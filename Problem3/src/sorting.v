==> flow/design.v <==
module sorting(
    input             clk_i,
    input             rst_ni,
    input             start_clear_i,  
    input [31:0]      nums_i,         
    output reg        valid_o,        
    output reg [31:0] sorted_nums_o   
);
    reg [3:0]  counter;
    reg [3:0]  insert_num;
    reg [63:0] counts;
    reg [1:0 ] cstate;
    parameter  IDLE  = 2'd0,
               COUNT = 2'd1,
               SORT  = 2'd2,
               DONE  = 2'd3;
    reg [3:0] target_num;
    always @(*) begin
        case (counter)
            4'd0: target_num = nums_i[3:0];
            4'd1: target_num = nums_i[7:4];
            4'd2: target_num = nums_i[11:8];
            4'd3: target_num = nums_i[15:12];
            4'd4: target_num = nums_i[19:16];
            4'd5: target_num = nums_i[23:20];
            4'd6: target_num = nums_i[27:24];
            4'd7: target_num = nums_i[31:28];
            default: target_num = 4'd0;
        endcase
    end
    reg [3:0] target_count;
    always @(*) begin
        case (insert_num)
            4'd0:   target_count = counts[3:0];
            4'd1:   target_count = counts[7:4];
            4'd2:   target_count = counts[11:8];
            4'd3:   target_count = counts[15:12];
            4'd4:   target_count = counts[19:16];
            4'd5:   target_count = counts[23:20];
            4'd6:   target_count = counts[27:24];
            4'd7:   target_count = counts[31:28];
            4'd8:   target_count = counts[35:32];
            4'd9:   target_count = counts[39:36];
            4'd10:  target_count = counts[43:40];
            4'd11:  target_count = counts[47:44];
            4'd12:  target_count = counts[51:48];
            4'd13:  target_count = counts[55:52];
            4'd14:  target_count = counts[59:56];
            4'd15:  target_count = counts[63:60];
        endcase
    end
    always @(posedge clk_i) begin
        if (rst_ni == 1'b0) begin                      
            counter       <= 4'd0;
            insert_num    <= 4'd0;
            sorted_nums_o <= 32'd0;
            counts        <= 64'd0;
            valid_o       <= 1'b0;
            cstate        <= IDLE;
        end else if (cstate == IDLE) begin
            if (start_clear_i == 1'b1) begin           
                cstate <= COUNT; 
            end else
                cstate <= cstate;
        end else if (cstate == DONE) begin
            if (start_clear_i == 1'b0) begin           
                counter       <= 4'd0;
                insert_num    <= 4'd0;
                sorted_nums_o <= 32'd0;
                counts        <= 64'd0;
                valid_o       <= 1'b0;
                cstate        <= IDLE;
            end else
                cstate <= cstate;
        end else if (valid_o == 1'b0) begin
            if (cstate == COUNT) begin           
                case (target_num)
                    4'd0:   counts[3:0]     <= counts[3:0]     + 4'd1;
                    4'd1:   counts[7:4]      <= counts[7:4]      + 4'd1;
                    4'd2:   counts[11:8]      <= counts[11:8]      + 4'd1;
                    4'd3:   counts[15:12]    <= counts[15:12]    + 4'd1;
                    4'd4:   counts[19:16]     <= counts[19:16]     + 4'd1;
                    4'd5:   counts[23:20]     <= counts[23:20]     + 4'd1;
                    4'd6:   counts[27:24]      <= counts[27:24]      + 4'd1;
                    4'd7:   counts[31:28]    <= counts[31:28]    + 4'd1;
                    4'd8:   counts[35:32]    <= counts[35:32]    + 4'd1;
                    4'd9:   counts[39:36]     <= counts[39:36]     + 4'd1;
                    4'd10:  counts[43:40]      <= counts[43:40]      + 4'd1;
                    4'd11:  counts[47:44]   <= counts[47:44]   + 4'd1;
                    4'd12:  counts[51:48]   <= counts[51:48]   + 4'd1;
                    4'd13:  counts[55:52] <= counts[55:52] + 4'd1;
                    4'd14:  counts[59:56] <= counts[59:56] + 4'd1;
                    4'd15:  counts[63:60]  <= counts[63:60]  + 4'd1;
                endcase
                if (counter != 4'd7)
                    counter <= counter + 4'd1;
                else begin
                    cstate  <= SORT;
                    counter <= 4'd0;
                end
            end else if (cstate == SORT) begin
                if (target_count != 4'd0) begin
                    case (counter)
                        4'd0: sorted_nums_o[3:0]  <= insert_num;
                        4'd1: sorted_nums_o[7:4]   <= insert_num;
                        4'd2: sorted_nums_o[11:8]   <= insert_num;
                        4'd3: sorted_nums_o[15:12] <= insert_num;
                        4'd4: sorted_nums_o[19:16]  <= insert_num;
                        4'd5: sorted_nums_o[23:20]  <= insert_num;
                        4'd6: sorted_nums_o[27:24]   <= insert_num;
                        4'd7: sorted_nums_o[31:28] <= insert_num;
                        default: sorted_nums_o <= 32'd0;
                    endcase
                    case (insert_num)
                        4'd0:   counts[3:0]     <= counts[3:0]     - 4'd1;
                        4'd1:   counts[7:4]      <= counts[7:4]      - 4'd1;
                        4'd2:   counts[11:8]      <= counts[11:8]      - 4'd1;
                        4'd3:   counts[15:12]    <= counts[15:12]    - 4'd1;
                        4'd4:   counts[19:16]     <= counts[19:16]     - 4'd1;
                        4'd5:   counts[23:20]     <= counts[23:20]     - 4'd1;
                        4'd6:   counts[27:24]      <= counts[27:24]      - 4'd1;
                        4'd7:   counts[31:28]    <= counts[31:28]    - 4'd1;
                        4'd8:   counts[35:32]    <= counts[35:32]    - 4'd1;
                        4'd9:   counts[39:36]     <= counts[39:36]     - 4'd1;
                        4'd10:  counts[43:40]      <= counts[43:40]      - 4'd1;
                        4'd11:  counts[47:44]   <= counts[47:44]   - 4'd1;
                        4'd12:  counts[51:48]   <= counts[51:48]   - 4'd1;
                        4'd13:  counts[55:52] <= counts[55:52] - 4'd1;
                        4'd14:  counts[59:56] <= counts[59:56] - 4'd1;
                        4'd15:  counts[63:60]  <= counts[63:60]  - 4'd1;
                    endcase
                    counter <= counter + 4'd1;
                end else begin  
                    if (insert_num == 4'd15) begin
                        valid_o <= 1'b1;
                        cstate  <= DONE;
                    end else begin
                        insert_num <= insert_num + 4'd1;
                    end
                end
            end
        end
    end
endmodule
* From RTL to reports: sorting
What the tools print for sorting, step after step.
Lines are those of the file above, counted from 1.
Operators carry their Yosys type and port widths (W data, S select, Z words).
Cell names lack the library's common part.
The mark - stands for no value.
- Design top :: sorting
- Clock :: clk_i
- Standard-cell library :: sky130hd
- Timing corner :: tt_025C_1v80

* Word-level counts
Yosys after proc, flatten, opt, wreduce and memory -nomap, before mapping. Memory bits, and registers merged into a memory's read port (data or address), are not among the register bits. Print and check cells are not counted. Equal cells are merged and count once.
- Eq/ne operators :: 75
- Reductions and logical operators :: 63
- Add/subtract/negate cells :: 34
- Bitwise gates (word level) :: 1
- Muxes and demuxes :: 192
** Operator list (number)
- $mux W4 :: 165
- $reduce_and A7 Y1 :: 26
- $add A4 B1 Y4 const B :: 18
- $sub A4 B1 Y4 const B :: 16
- $eq A4 B4 Y1 const B :: 16
- $pmux W4 S16 :: 1
- $pmux W4 S2 :: 8
- $reduce_or A7 Y1 :: 8
- $reduce_bool A3 Y1 :: 18
- $ne A3 B2 Y1 const B :: 16
- $eq A4 B3 Y1 const B :: 12
- $pmux W4 S8 :: 1
- $eq A4 B2 Y1 const B :: 6
- $mux W2 :: 10
- $ne A2 B1 Y1 const B :: 9
- $eq A4 B1 Y1 const B :: 3
- $logic_not A4 Y1 :: 3
- $reduce_bool A4 Y1 :: 3
- $ne A2 B2 Y1 const B :: 5
- $ne A4 B4 Y1 const B :: 2
- $mux W1 :: 7
- $reduce_and A5 Y1 :: 1
- $eq A2 B2 Y1 const B :: 2
- $reduce_bool A2 Y1 :: 2
- $ne A4 B3 Y1 const B :: 1
- $ne A3 B1 Y1 const B :: 1
- $ne A3 B3 Y1 const B :: 1
- $eq A2 B1 Y1 const B :: 1
Other operator kinds: 3; their cells: 3.
- Word-level cells :: 393
- Bits in registers :: 107
- Input bits :: 35
- Output and inout port bits :: 33

* Longest topological paths
Depth = most cells in a row (Yosys ltp): at word level without a register or memory, in the mapped netlist without a sequential cell, where the memories' decode and read muxes count.
- Word-level depth :: 9
- ABC_AREA :: 0
- Mapped depth :: 13
- Mapped depth without buffers :: 9

* Synthesis result
Yosys stat after the flow's synthesis: flattened, memories mapped to cells. It holds for the ABC_AREA given above (unset counts as 0); a run with the other value may have another netlist.
The area totals of this step are shown rounded.
** Cell types (number)
- dfxtp_1 :: 109
- ha_1 :: 40
- nand2_1 :: 133
- mux2i_1 :: 34
- fa_1 :: 16
- a21oi_1 :: 39
- xnor2_1 :: 20
- a32o_1 :: 17
- a2111oi_2 :: 11
- a22oi_1 :: 19
- a221oi_1 :: 16
- clkbuf_1 :: 37
- a21o_1 :: 17
- o32ai_1 :: 14
- nor2_1 :: 32
- xor2_1 :: 12
- a2111o_1 :: 9
- o22ai_1 :: 16
Other cell types: 54; their cells: 251.
- Area of sequential cells :: 0.00218 mm²
- Standard cells after synthesis :: 842
- Cell area after synthesis :: 0.00736 mm²
- Flip-flops :: 109

* Path before layout
Path of least setup slack by OpenSTA after synthesis, without wires, with an ideal clock, recovery checks aside; 20% of the period is set as input and as output delay. Where synthesis merged equal registers, the netlist keeps one of their names.
- Path type :: register to register
- Start :: register cstate
- End :: register counts[7]
- Setup slack :: 2.093 ns
- Time at the first pin :: 0.000 ns
- Setup time :: 0.126 ns
- Data required time :: 5.634 ns
- Period :: 5.76 ns
- Stages on the path :: 11
- Path delay :: 3.667 ns
- Arrival :: 3.541 ns
- Synthesis period reached :: 3.667 ns
"path delay" is the arrival time less input delay plus setup time.
"stages on the path" counts driving pins, that of a launching flip-flop among them; a cell with two outputs on the path counts twice.
"synthesis period reached" = period - worst setup slack (recovery checks aside). The figure is calculated, with input and output delays left at 20% of the set period.
Where an end lacks its bit number, it is one bit of the signal, or one of the new flip-flops if synthesis recoded a state register.
The rows between start and end are the longest chain of elaborated cells between them; the timing report does not say that the signal goes this way. Where chains are equally long, one stands for them.
Each line given opens the expression or statement behind the cell; cells for indexed reads and writes are added by Yosys, which also makes memories of some case tables.
A register here has more assigning lines than the two given.
- Cell sequence :: dfxtp_1 -> clkbuf_1 -> inv_1 -> clkbuf_1 -> ha_1 -> a21o_1 -> a21oi_1 -> xnor2_1 -> and2_1 -> a2111oi_0 -> o2bb2ai_1
- Cells in the longest elaborated chain :: 5
- Elaborated cells between the ends (all ways) :: 16
- Source lines of those cells :: 5
- Those cells by class :: eq/ne (6); mux (4); logic (1); reduce/logical (5)
** Ends and longest elaborated chain, after synthesis
- start, declared :: line 12 : reg [1:0 ] cstate;
- start, assigned :: line 64 : cstate <= cstate;
- start, assigned :: line 74 : cstate <= cstate;
- $eq A2 B2 Y1 :: line 101 : end else if (cstate == SORT) begin
- $mux W4 :: line 101
- $mux W4 :: line 76 : if (cstate == COUNT) begin
- $mux W4 :: line 75 : end else if (valid_o == 1'b0) begin
- $mux W4 :: line 65 : end else if (cstate == DONE) begin
- end, assigned :: line 79 : 4'd1:   counts[7:4]      <= counts[7:4]      + 4'd1;
- end, assigned :: line 116 : 4'd1:   counts[7:4]      <= counts[7:4]      - 4'd1;
- end, declared :: line 11 : reg [63:0] counts;

* Timing after layout
From the final timing report of run A: the path of least setup slack in the routed layout; clock arrival at registers is part of the times.
- Path type :: register to register
- Start :: register insert_num[0]
- End :: register counts[2]
- Time at the first pin :: 0.36 ns
- Setup slack :: 2.31 ns
- Data required time :: 6.75 ns
- Period :: 6.46 ns
- Setup time :: 0.07 ns
- Stages on the path :: 11
- Arrival :: 4.43 ns
The rows between start and end are the longest chain of elaborated cells between them; the timing report does not say that the signal goes this way. Where chains are equally long, one stands for them.
A register here has more assigning lines than the two given.
- Cell sequence :: dfxtp_1 -> inv_1 -> ha_1 -> o21ai_0 -> a32oi_1 -> a2111oi_2 -> nand4_1 -> nand4_1 -> buf_4 -> a21boi_1 -> mux2i_1
- Cells in the longest elaborated chain :: 8
- Elaborated cells between the ends (all ways) :: 27
- Those cells by class :: eq/ne (15); mux (7); reduce/logical (5)
** Ends and longest elaborated chain, post-layout
- start, declared :: line 10 : reg [3:0]  insert_num;
- start, assigned :: line 55 : insert_num    <= 4'd0;
- start, assigned :: line 138 : insert_num <= insert_num + 4'd1;
- $eq A4 B4 Y1 :: line 33 : case (insert_num)
- $pmux W4 S16 :: line 33
- $reduce_bool A4 Y1 :: line 102
- $mux W4 :: line 102
- $mux W4 :: line 101 : end else if (cstate == SORT) begin
- $mux W4 :: line 76 : if (cstate == COUNT) begin
- $mux W4 :: line 75 : end else if (valid_o == 1'b0) begin
- $mux W4 :: line 65 : end else if (cstate == DONE) begin
- end, assigned :: line 78 : 4'd0:   counts[3:0]     <= counts[3:0]     + 4'd1;
- end, assigned :: line 115 : 4'd0:   counts[3:0]     <= counts[3:0]     - 4'd1;
- end, declared :: line 11 : reg [63:0] counts;

Data sheet: physical implementation of sorting

Record of 2 stored runs of the RTL-to-layout flow on sorting, platform sky130hd. The runs are unordered. Constraints: input delay and output delay 20% of the set period each, output load 0.01 pF.
By "clock period reached" is meant the clock period of the run minus its worst setup slack. This is arithmetic on one report: input and output delays are still those of the set period (20% each).
"time of the worst setup path" = time allowed to the worst setup path (clock period - input delay - output delay, where it has them) - its slack; a late launch clock adds to it, a late capture clock takes from it.
"overall power" is the tool's figure for a default switching activity; nothing was simulated.
Measured values are rounded.

* Run A
** Files
==> flow/run.sh <==
#!/bin/bash
# the make line also repeats the synthesis and layout settings of config.mk as NAME=value (left out here)
make -C /OpenROAD-flow-scripts/flow DESIGN_CONFIG=/design/flow/config.mk WORK_HOME=/design/flow/orfs CLKGATE_MAP_FILE= finish
==> flow/config.mk <==
export PLATFORM = sky130hd
export DESIGN_NAME = sorting
export DESIGN_NICKNAME = sorting
export VERILOG_FILES = /design/flow/design.v
export SDC_FILE = /design/flow/constraint.sdc
export NUM_CORES = 4
export LEC_CHECK = 0
export CAP_MARGIN = 20
export CORE_MARGIN = 2
export CORE_UTILIZATION = 40
export SLEW_MARGIN = 20
==> flow/constraint.sdc <==
create_clock -name core_clock -period 6.46 [get_ports {clk_i}]
set_input_delay 1.2920 -clock core_clock [delete_from_list [all_inputs] [get_ports {clk_i}]]
set_output_delay 1.2920 -clock core_clock [all_outputs]
set_load 0.01 [all_outputs]
** Results
- Lowest setup slack :: 2.31 ns
- Chip area after synthesis (Yosys) :: 0.00736 mm²
- Final setup TNS :: 0.000 ns
- Time of the worst setup path :: 4.15 ns
- Critical path type :: register to register
- Die outline area :: 0.0195 mm²
- Utilization in the final report :: 0.469
- Clock period reached :: 4.145 ns
- Standard-cell area after layout :: 0.00845 mm²
- Final worst hold slack :: 0.461 ns
- Overall power :: 0.00166 W

* Run B
** Files
==> flow/run.sh <==
#!/bin/bash
# the make line also repeats the synthesis and layout settings of config.mk as NAME=value (left out here)
make -C /OpenROAD-flow-scripts/flow DESIGN_CONFIG=/design/flow/config.mk WORK_HOME=/design/flow/orfs CLKGATE_MAP_FILE= finish
==> flow/config.mk <==
export PLATFORM = sky130hd
export DESIGN_NAME = sorting
export DESIGN_NICKNAME = sorting
export VERILOG_FILES = /design/flow/design.v
export SDC_FILE = /design/flow/constraint.sdc
export NUM_CORES = 4
export LEC_CHECK = 0
export CAP_MARGIN = 20
export CELL_PAD_IN_SITES_DETAIL_PLACEMENT = 0
export CELL_PAD_IN_SITES_GLOBAL_PLACEMENT = 2
export CORE_MARGIN = 2
export CORE_UTILIZATION = 25
export CTS_CLUSTER_SIZE = 18
export SETUP_SLACK_MARGIN = -0.24
export SLEW_MARGIN = 20
export TNS_END_PERCENT = 20
==> flow/constraint.sdc <==
create_clock -name core_clock -period 5.23 [get_ports {clk_i}]
set_input_delay 1.0460 -clock core_clock [delete_from_list [all_inputs] [get_ports {clk_i}]]
set_output_delay 1.0460 -clock core_clock [all_outputs]
set_load 0.01 [all_outputs]
** Results
- Lowest setup slack :: 1.32 ns
- Chip area after synthesis (Yosys) :: 0.00736 mm²
- Final setup TNS :: 0.000 ns
- Time of the worst setup path :: 3.91 ns
- Critical path type :: register to register
- Die outline area :: 0.0308 mm²
- Utilization in the final report :: 0.301
- Clock period reached :: 3.908 ns
- Standard-cell area after layout :: 0.00869 mm²
- Final worst hold slack :: 0.463 ns
- Overall power :: 0.0021 W
